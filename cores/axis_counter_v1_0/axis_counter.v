==> flow/design.v <==
`timescale 1 ns / 1 ps
module axis_counter #
(
  parameter integer AXIS_TDATA_WIDTH = 32,
  parameter integer CNTR_WIDTH = 32
)
(
  input  wire                        aclk,
  input  wire                        aresetn,
  input  wire [CNTR_WIDTH-1:0]       cfg_data,
  output wire [AXIS_TDATA_WIDTH-1:0] m_axis_tdata,
  output wire                        m_axis_tvalid
);
  reg [CNTR_WIDTH-1:0] int_cntr_reg, int_cntr_next;
  reg int_enbl_reg, int_enbl_next;
  wire int_comp_wire;
  always @(posedge aclk)
  begin
    if(~aresetn)
    begin
      int_cntr_reg <= {(CNTR_WIDTH){1'b0}};
      int_enbl_reg <= 1'b0;
    end
    else
    begin
      int_cntr_reg <= int_cntr_next;
      int_enbl_reg <= int_enbl_next;
    end
  end
  assign int_comp_wire = int_cntr_reg < cfg_data;
  always @*
  begin
    int_cntr_next = int_cntr_reg;
    int_enbl_next = int_enbl_reg;
    if(~int_enbl_reg & int_comp_wire)
    begin
      int_enbl_next = 1'b1;
    end
    if(int_enbl_reg & int_comp_wire)
    begin
      int_cntr_next = int_cntr_reg + 1'b1;
    end
    if(int_enbl_reg & ~int_comp_wire)
    begin
      int_enbl_next = 1'b0;
    end
  end
  assign m_axis_tdata = {{(AXIS_TDATA_WIDTH-CNTR_WIDTH){1'b0}}, int_cntr_reg};
  assign m_axis_tvalid = int_enbl_reg;
endmodule
## From RTL to reports: axis_counter

Tool output for the design above, in the order of the flow.
Lines are those of the file above, counted from 1.
Cell names lack the library's common part.
The mark -- stands for no value.

- Top module: axis_counter
- Clock input: aclk
- Library: sky130hd
- Corner: tt_025C_1v80

## Elaborated design

Counts by Yosys on the flattened word-level netlist (proc, flatten, opt, wreduce; memories kept). Register bits leave out memories and registers merged into their read ports (data or address); mux counts leave out enables and synchronous resets folded into registers. Print and check cells are left out. Cells with the same type and inputs are merged into one.

- Output and inout port bits: 33
- Bits of input ports: 34
- Word-level cells: 11
- Flip-flop bits (word level): 33

- Reduce/logical cells: 1
- Magnitude comparators: 1
- $add $sub $neg: 1
- Bitwise operators: 6

Operator list:

| cell | number |
|---|---|
| adder 32 x 1 -> 32 bit (second input constant) | 1 |
| less-than comparator 32 bit | 1 |
| AND 1 bit | 3 |
| NOT 1 bit | 3 |
| OR reduction 2 bit | 1 |

## Depth

Longest topological path by Yosys (ltp), each cell counted once; first at word level (registers and memories cut), then after technology mapping (sequential cells cut; the memories' decode and read muxes count).

- Word-level depth: 4
- ABC_AREA: 0
- Mapped depth: 10
- Mapped depth without buffers: 9

## After synthesis

Source: synth_stat.txt of the flow (Yosys; design flattened, memories mapped). It holds for the ABC_AREA given above (unset counts as 0); a run with the other value may have another netlist.

Cell types:

| type | number |
|---|---|
| dfxtp_1 | 33 |
| ha_1 | 32 |
| xnor2_1 | 20 |
| inv_1 | 37 |
| nand2_1 | 29 |
| a21oi_1 | 21 |
| nor2_1 | 27 |
| mux2i_1 | 8 |
| a211oi_2 | 6 |
| nand3_1 | 14 |
| nand4_1 | 11 |
| a2111oi_2 | 4 |
| a2111oi_4 | 2 |
| a211oi_1 | 7 |
| and4_1 | 5 |
| nand2b_1 | 6 |
| o21ai_0 | 7 |
| buf_4 | 3 |

Other cell types: 21; their cells: 36.

- Chip area (Yosys): 2,566.2 um^2
- Mapped cells: 308
- Buffer cells: 9
- Flip-flop cells: 33

## Worst setup path after synthesis

OpenSTA on the mapped netlist: ideal clock, no wires. The path of least setup slack (recovery checks aside). Input and output delay are each 20% of the period. Register names are those of the netlist, which keeps one name where synthesis merged equal registers.

- Path kind: input to register
- From: in cfg_data[2]
- To: reg int_cntr_reg[6]
- Data arrival time: 2.577 ns
- External input delay: 0.704 ns
- Path slack: 0.873 ns
- Driving pins on the path: 9
- Data required time: 3.450 ns
- Delay of the path: 1.943 ns
- Time at the first pin: 0.704 ns
- Period: 3.52 ns
- Synthesis period reached: 2.647 ns

"delay of the path" = arrival - input delay + setup time.
"driving pins on the path": output pins that drive a net of the path, with the launching flip-flop's if there is one; two outputs of one cell count as two.
"synthesis period reached" = period - worst setup slack (recovery checks aside). The figure is calculated, with input and output delays left at 20% of the set period.
The rows between start and end are the longest chain of elaborated cells between them; the timing report does not say that the signal goes this way. Where chains are equally long, one stands for them.
A line is the first line of the expression or statement that the cell stems from. Yosys adds cells for indexed reads and writes and turns some case tables into memories.

- Cells stage by stage: inv_1 ha_1 a211oi_1 o21ai_0 a211oi_1 o211ai_2 a21bo_2 or4_1 a21oi_1
- Cells in the longest elaborated chain: 2
- Elaborated cells between the ends (all ways): 2
- Source lines of those cells: 2
- Those cells by class: compare: 1; logic: 1

Ends and longest elaborated chain, after synthesis:

| what | RTL line | text |
|---|---|---|
| start: declaration | 10 | `input  wire [CNTR_WIDTH-1:0]       cfg_data,` |
| less-than comparator 32 bit | 30 | `assign int_comp_wire = int_cntr_reg < cfg_data;` |
| AND 1 bit | 39 | `if(int_enbl_reg & int_comp_wire)` |
| end: assignment | 21 | `int_cntr_reg <= {(CNTR_WIDTH){1'b0}};` |
| end: assignment | 26 | `int_cntr_reg <= int_cntr_next;` |
| end: declaration | 14 | `reg [CNTR_WIDTH-1:0] int_cntr_reg, int_cntr_next;` |

## Timing after layout

Path of least setup slack in the final report of job 1 (OpenROAD, finished layout, wires in). Where an end is a register, its clock arrival counts in the times.

- Path kind: input to register
- From: in cfg_data[29]
- To: reg int_cntr_reg[6]
- External input delay: 0.49 ns
- Data required time: 2.67 ns
- Path slack: 0.09 ns
- Driving pins on the path: 10
- Data arrival time: 2.59 ns
- Period: 2.46 ns
- Time at the first pin: 0.49 ns

The rows between start and end are the longest chain of elaborated cells between them; the timing report does not say that the signal goes this way. Where chains are equally long, one stands for them.

- Cells stage by stage: clkdlybuf4s50_1 inv_1 ha_4 a21oi_2 o21ai_1 a21oi_1 buf_4 a21bo_4 or4_4 a21oi_2
- Cells in the longest elaborated chain: 2
- Elaborated cells between the ends (all ways): 2
- Source lines of those cells: 2
- Those cells by class: compare: 1; logic: 1

Ends and longest elaborated chain, after layout:

| what | RTL line | text |
|---|---|---|
| start: declaration | 10 | `input  wire [CNTR_WIDTH-1:0]       cfg_data,` |
| less-than comparator 32 bit | 30 | `assign int_comp_wire = int_cntr_reg < cfg_data;` |
| AND 1 bit | 39 | `if(int_enbl_reg & int_comp_wire)` |
| end: assignment | 21 | `int_cntr_reg <= {(CNTR_WIDTH){1'b0}};` |
| end: assignment | 26 | `int_cntr_reg <= int_cntr_next;` |
| end: declaration | 14 | `reg [CNTR_WIDTH-1:0] int_cntr_reg, int_cntr_next;` |

Wiki page: axis_counter / flow data

Record of 2 stored runs of the RTL-to-layout flow on axis_counter, platform sky130hd. The runs are unordered. Constraints: input delay and output delay 20% of the set period each, output load 0.01 pF.

### Job 1

Settings: `period_ns=2.46`, `CORE_UTILIZATION=33`, `CAP_MARGIN=20`, `CORE_MARGIN=2`, `SLEW_MARGIN=20`

- Standard-cell area after routing: 4,317.9 um^2
- Worst setup slack after layout: 0.086 ns
- Die area: 8,498.1 um^2
- Netlist area reported by Yosys: 2,566.2 um^2

### Job 2

Settings: `period_ns=2.4`, `CORE_UTILIZATION=47`, `PLACE_DENSITY_LB_ADDON=0.25`, `CELL_PAD_IN_SITES_GLOBAL_PLACEMENT=3`, `CELL_PAD_IN_SITES_DETAIL_PLACEMENT=2`, `ABC_AREA=0`, `GPL_ROUTABILITY_DRIVEN=0`, `CTS_CLUSTER_SIZE=32`, `CAP_MARGIN=20`, `CORE_MARGIN=2`, `SLEW_MARGIN=20`

Unfinished; error FLW-0024 in placement.
