==> flow/design.v <==
`timescale 1 ns / 1 ps
module axis_packetizer #
(
  parameter integer AXIS_TDATA_WIDTH = 32,
  parameter integer CNTR_WIDTH = 32,
  parameter         CONTINUOUS = "FALSE"
)
(
  input  wire                        aclk,
  input  wire                        aresetn,
  input  wire [CNTR_WIDTH-1:0]       cfg_data,
  output wire                        s_axis_tready,
  input  wire [AXIS_TDATA_WIDTH-1:0] s_axis_tdata,
  input  wire                        s_axis_tvalid,
  input  wire                        m_axis_tready,
  output wire [AXIS_TDATA_WIDTH-1:0] m_axis_tdata,
  output wire                        m_axis_tvalid,
  output wire                        m_axis_tlast
);
  reg [CNTR_WIDTH-1:0] int_cntr_reg, int_cntr_next;
  reg int_enbl_reg, int_enbl_next;
  wire int_comp_wire, int_tvalid_wire, int_tlast_wire;
  always @(posedge aclk)
  begin
    if(~aresetn)
    begin
      int_cntr_reg <= {(CNTR_WIDTH){1'b0}};
      int_enbl_reg <= 1'b0;
    end
    else
    begin
      int_cntr_reg <= int_cntr_next;
      int_enbl_reg <= int_enbl_next;
    end
  end
  assign int_comp_wire = int_cntr_reg < cfg_data;
  assign int_tvalid_wire = int_enbl_reg & s_axis_tvalid;
  assign int_tlast_wire = ~int_comp_wire;
  generate
    if(CONTINUOUS == "TRUE")
    begin 
      always @*
      begin
        int_cntr_next = int_cntr_reg;
        int_enbl_next = int_enbl_reg;
        if(~int_enbl_reg & int_comp_wire)
        begin
          int_enbl_next = 1'b1;
        end
        if(m_axis_tready & int_tvalid_wire & int_comp_wire)
        begin
          int_cntr_next = int_cntr_reg + 1'b1;
        end
        if(m_axis_tready & int_tvalid_wire & int_tlast_wire)
        begin
          int_cntr_next = {(CNTR_WIDTH){1'b0}};
        end
      end
    end
    else
    begin : STOP
      always @*
      begin
        int_cntr_next = int_cntr_reg;
        int_enbl_next = int_enbl_reg;
        if(~int_enbl_reg & int_comp_wire)
        begin
          int_enbl_next = 1'b1;
        end
        if(m_axis_tready & int_tvalid_wire & int_comp_wire)
        begin
          int_cntr_next = int_cntr_reg + 1'b1;
        end
        if(m_axis_tready & int_tvalid_wire & int_tlast_wire)
        begin
          int_enbl_next = 1'b0;
        end
      end
    end
  endgenerate
  assign s_axis_tready = int_enbl_reg & m_axis_tready;
  assign m_axis_tdata = s_axis_tdata;
  assign m_axis_tvalid = int_tvalid_wire;
  assign m_axis_tlast = int_enbl_reg & int_tlast_wire;
endmodule
# --- Step by step through the tools: axis_packetizer ---
# The steps from the RTL of axis_packetizer to its reports follow in flow order.
# Lines are those of the file above, counted from 1.
# Operators carry their Yosys type and port widths (W data, S select, Z words).
# Library cell names are shortened.
inputs:
  top: "axis_packetizer"
  clk_port: "aclk"
  library: "sky130hd"
  pvt_corner: "tt_025C_1v80"

# --- Word-level counts ---
# Counts by Yosys on the flattened word-level netlist (proc, flatten, opt, wreduce; memories kept). Register bits leave out memories and registers merged into their read ports (data or address); mux counts leave out enables and synchronous resets folded into registers. Print and check cells are left out. Cells with the same type and inputs are merged into one.
op_classes:
  n_addsub: 1
  compare: 1
  logic: 10
  n_reduce_logical: 1
op_table:
  columns: ["operator", "count"]
  rows:
  - ["$add A32 B1 Y32 const B", 1]
  - ["$lt A32 B32 Y1", 1]
  - ["$and A1 B1 Y1", 7]
  - ["$not A1 Y1", 3]
  - ["$reduce_or A2 Y1", 1]
word_totals:
  ff_bits: 33

# --- Depth ---
# Longest topological path by Yosys (ltp), each cell counted once; first at word level (registers and memories cut), then after technology mapping (sequential cells cut; the memories' decode and read muxes count).
depth:
  word_depth: 4
  ABC_AREA: 0
  depth_mapped: 10
  depth_no_buf: 8

# --- Netlist ---
# The flow's flattened synthesis, as Yosys stat reports it; memories are mapped. The netlist is that of the ABC_AREA named above (0 if unset); the other value can give another one.
types:
  columns: ["type", "count", "area_total_um2"]
  rows:
  - ["dfxtp_1", 33, 660.634]
  - ["ha_1", 32, 400.384]
  - ["buf_4", 33, 247.738]
  - ["or4_1", 27, 202.694]
  - ["o31ai_1", 26, 195.187]
  - ["a21oi_1", 35, 175.168]
  - ["inv_1", 31, 116.362]
  - ["nand4_1", 17, 106.352]
  - ["nand3_1", 16, 80.077]
  - ["and4_1", 8, 70.067]
  - ["nand2_1", 16, 60.058]
  - ["clkbuf_1", 15, 56.304]
  - ["and3_1", 8, 50.048]
  - ["mux2i_1", 5, 50.048]
  - ["and2_1", 7, 43.792]
  - ["o21a_1", 5, 37.536]
  - ["nand2b_1", 5, 31.28]
  - ["buf_6", 2, 22.522]
# Not listed: further types 21, cells in them 30.
mapped:
  mapped_cells: 351
  mapped_area_um2: 2801.4
  sequential_area_um2: 660.6
  ff_cells: 33

# --- Timing after synthesis ---
# Path of least setup slack by OpenSTA after synthesis, without wires, with an ideal clock, recovery checks aside; 20% of the period is set as input and as output delay. Where synthesis merged equal registers, the netlist keeps one of their names.
synth_path:
  path_kind: "input to output"
  from: "input cfg_data[14]"
  to: "output m_axis_tlast"
  clock_period_ps: 3120
  in_delay_ps: 624
  out_delay_ps: 624
  t_first_pin_ps: 624
  arrival_ps: 2541
  required_ps: 2496
  slack_ps: -45
  path_delay_ps: 1917
  path_stages: 9
  path_buffers: 2
  period_less_setup_slack_ps: 3165
# "path_delay_ps" = arrival - input delay + setup time.
# At an output port there is no setup time.
# "path_stages": output pins that drive a net of the path, with the launching flip-flop's if there is one; two outputs of one cell count as two.
# "period_less_setup_slack_ps" is the clock period less the worst setup slack; recovery checks do not enter. This is arithmetic on one report: input and output delays are still those of the set period (20% each).
# Between the ends stands the longest chain of elaborated cells between them, by number of cells; it is not shown to be the way that was timed. Of several equally long chains one is given.
# A line is the first line of the expression or statement that the cell stems from. Yosys adds cells for indexed reads and writes and turns some case tables into memories.
synth_via:
  cell_sequence: "inv_1 -> ha_1 -> nand4_1 -> or4_1 -> o32a_1 -> a21oi_2 -> buf_4 -> buf_6 -> o21a_1"
  elab_chain_len: 3
synth_lines:
  columns: ["item", "line", "source"]
  rows:
  - ["from (decl)", 11, "input  wire [CNTR_WIDTH-1:0]       cfg_data,"]
  - ["$lt A32 B32 Y1", 36, "assign int_comp_wire = int_cntr_reg < cfg_data;"]
  - ["$not A1 Y1", 38, "assign int_tlast_wire = ~int_comp_wire;"]
  - ["$and A1 B1 Y1", 84, "assign m_axis_tlast = int_enbl_reg & int_tlast_wire;"]
  - ["to (decl)", 18, "output wire                        m_axis_tlast"]

# --- Worst path after layout ---
# From the final timing report of stored run 1: the path of least setup slack in the routed layout; clock arrival at registers is part of the times.
# The path's times are printed in steps of 10 ps; the period is the one set.
layout_path:
  path_kind: "register to register"
  from: "register int_cntr_reg[10]"
  to: "register int_enbl_reg"
  clock_period_ps: 2640
  setup_time_ps: 120
  t_first_pin_ps: 300
  arrival_ps: 3060
  required_ps: 2800
  slack_ps: -260
  path_stages: 14
  path_buffers: 6
# Between the ends stands the longest chain of elaborated cells between them, by number of cells; it is not shown to be the way that was timed. Of several equally long chains one is given.
layout_via:
  cell_sequence: "dfxtp_2 -> ha_4 -> nand4_1 -> or4_1 -> o32a_1 -> a21oi_4 -> buf_4 -> buf_6 -> buf_6 -> buf_12 -> buf_12 -> buf_4 -> a2bb2oi_1 -> nor2_1"
  elab_chain_len: 4
layout_lines:
  columns: ["item", "line", "source"]
  rows:
  - ["from (decl)", 20, "reg [CNTR_WIDTH-1:0] int_cntr_reg, int_cntr_next;"]
  - ["from (assign)", 27, "int_cntr_reg <= {(CNTR_WIDTH){1'b0}};"]
  - ["from (assign)", 32, "int_cntr_reg <= int_cntr_next;"]
  - ["$lt A32 B32 Y1", 36, "assign int_comp_wire = int_cntr_reg < cfg_data;"]
  - ["$not A1 Y1", 38, "assign int_tlast_wire = ~int_comp_wire;"]
  - ["$and A1 B1 Y1", 74, "if(m_axis_tready & int_tvalid_wire & int_tlast_wire)"]
  - ["$reduce_or A2 Y1", null, null]
  - ["to (assign)", 28, "int_enbl_reg <= 1'b0;"]
  - ["to (assign)", 33, "int_enbl_reg <= int_enbl_next;"]
  - ["to (decl)", 21, "reg int_enbl_reg, int_enbl_next;"]

# Stored flow runs of axis_packetizer (2 of them; Yosys, OpenROAD, sky130hd). They differ in their settings and are not a sequence. Constraints: input delay and output delay 20% of the set period each, output load 0.01 pF.
# By "period_reached_ps" is meant the clock period of the run minus its worst setup slack. This is arithmetic on one report: input and output delays are still those of the set period (20% each).
# "worst_path_ps" means the part of the period allowed to the worst setup path (the constraints hold back 20% at inputs and 20% at outputs) less its slack; where the path has registers, the arrival times of their clocks count too.
# "worst_path_ps" is known to 10 ps.
runs:
  - name: "stored run 1"
    settings:
      period_ns: 2.64
      CORE_UTILIZATION: 29
      PLACE_DENSITY_LB_ADDON: 0.27
      HOLD_SLACK_MARGIN: 0.09
      CELL_PAD_IN_SITES_GLOBAL_PLACEMENT: 2
      CELL_PAD_IN_SITES_DETAIL_PLACEMENT: 1
      CTS_CLUSTER_SIZE: 75
      CTS_CLUSTER_DIAMETER: 215
      CAP_MARGIN: 20
      SLEW_MARGIN: 15
      MAX_ROUTING_LAYER: "met4"
      CORE_MARGIN: 2
    results:
      finalUtil_pct: 50.5
      worst_path_ps: 2900
      worstPathKind: "register to register"
      worst_hold_slack_ps: 517
      worstSetupSlack_ps: -257
      synthArea_um2: 2801.4
      period_reached_ps: 2897
      total_negative_slack_ps: -5741
      dieArea_um2: 10462.2
  - name: "stored run 2"
    settings:
      period_ns: 6.76
      CORE_UTILIZATION: 44
      PLACE_DENSITY_LB_ADDON: 0.15
      ABC_AREA: 0
      MIN_ROUTING_LAYER: "met2"
      MAX_ROUTING_LAYER: "met4"
      CAP_MARGIN: 20
      CORE_MARGIN: 2
      SLEW_MARGIN: 20
    results:
      finalUtil_pct: 50.0
      worst_path_ps: 2730
      worstPathKind: "input to output"
      worst_hold_slack_ps: 491
      worstSetupSlack_ps: 1324
      synthArea_um2: 2801.4
      period_reached_ps: 5436
      total_negative_slack_ps: 0
      dieArea_um2: 7020.8
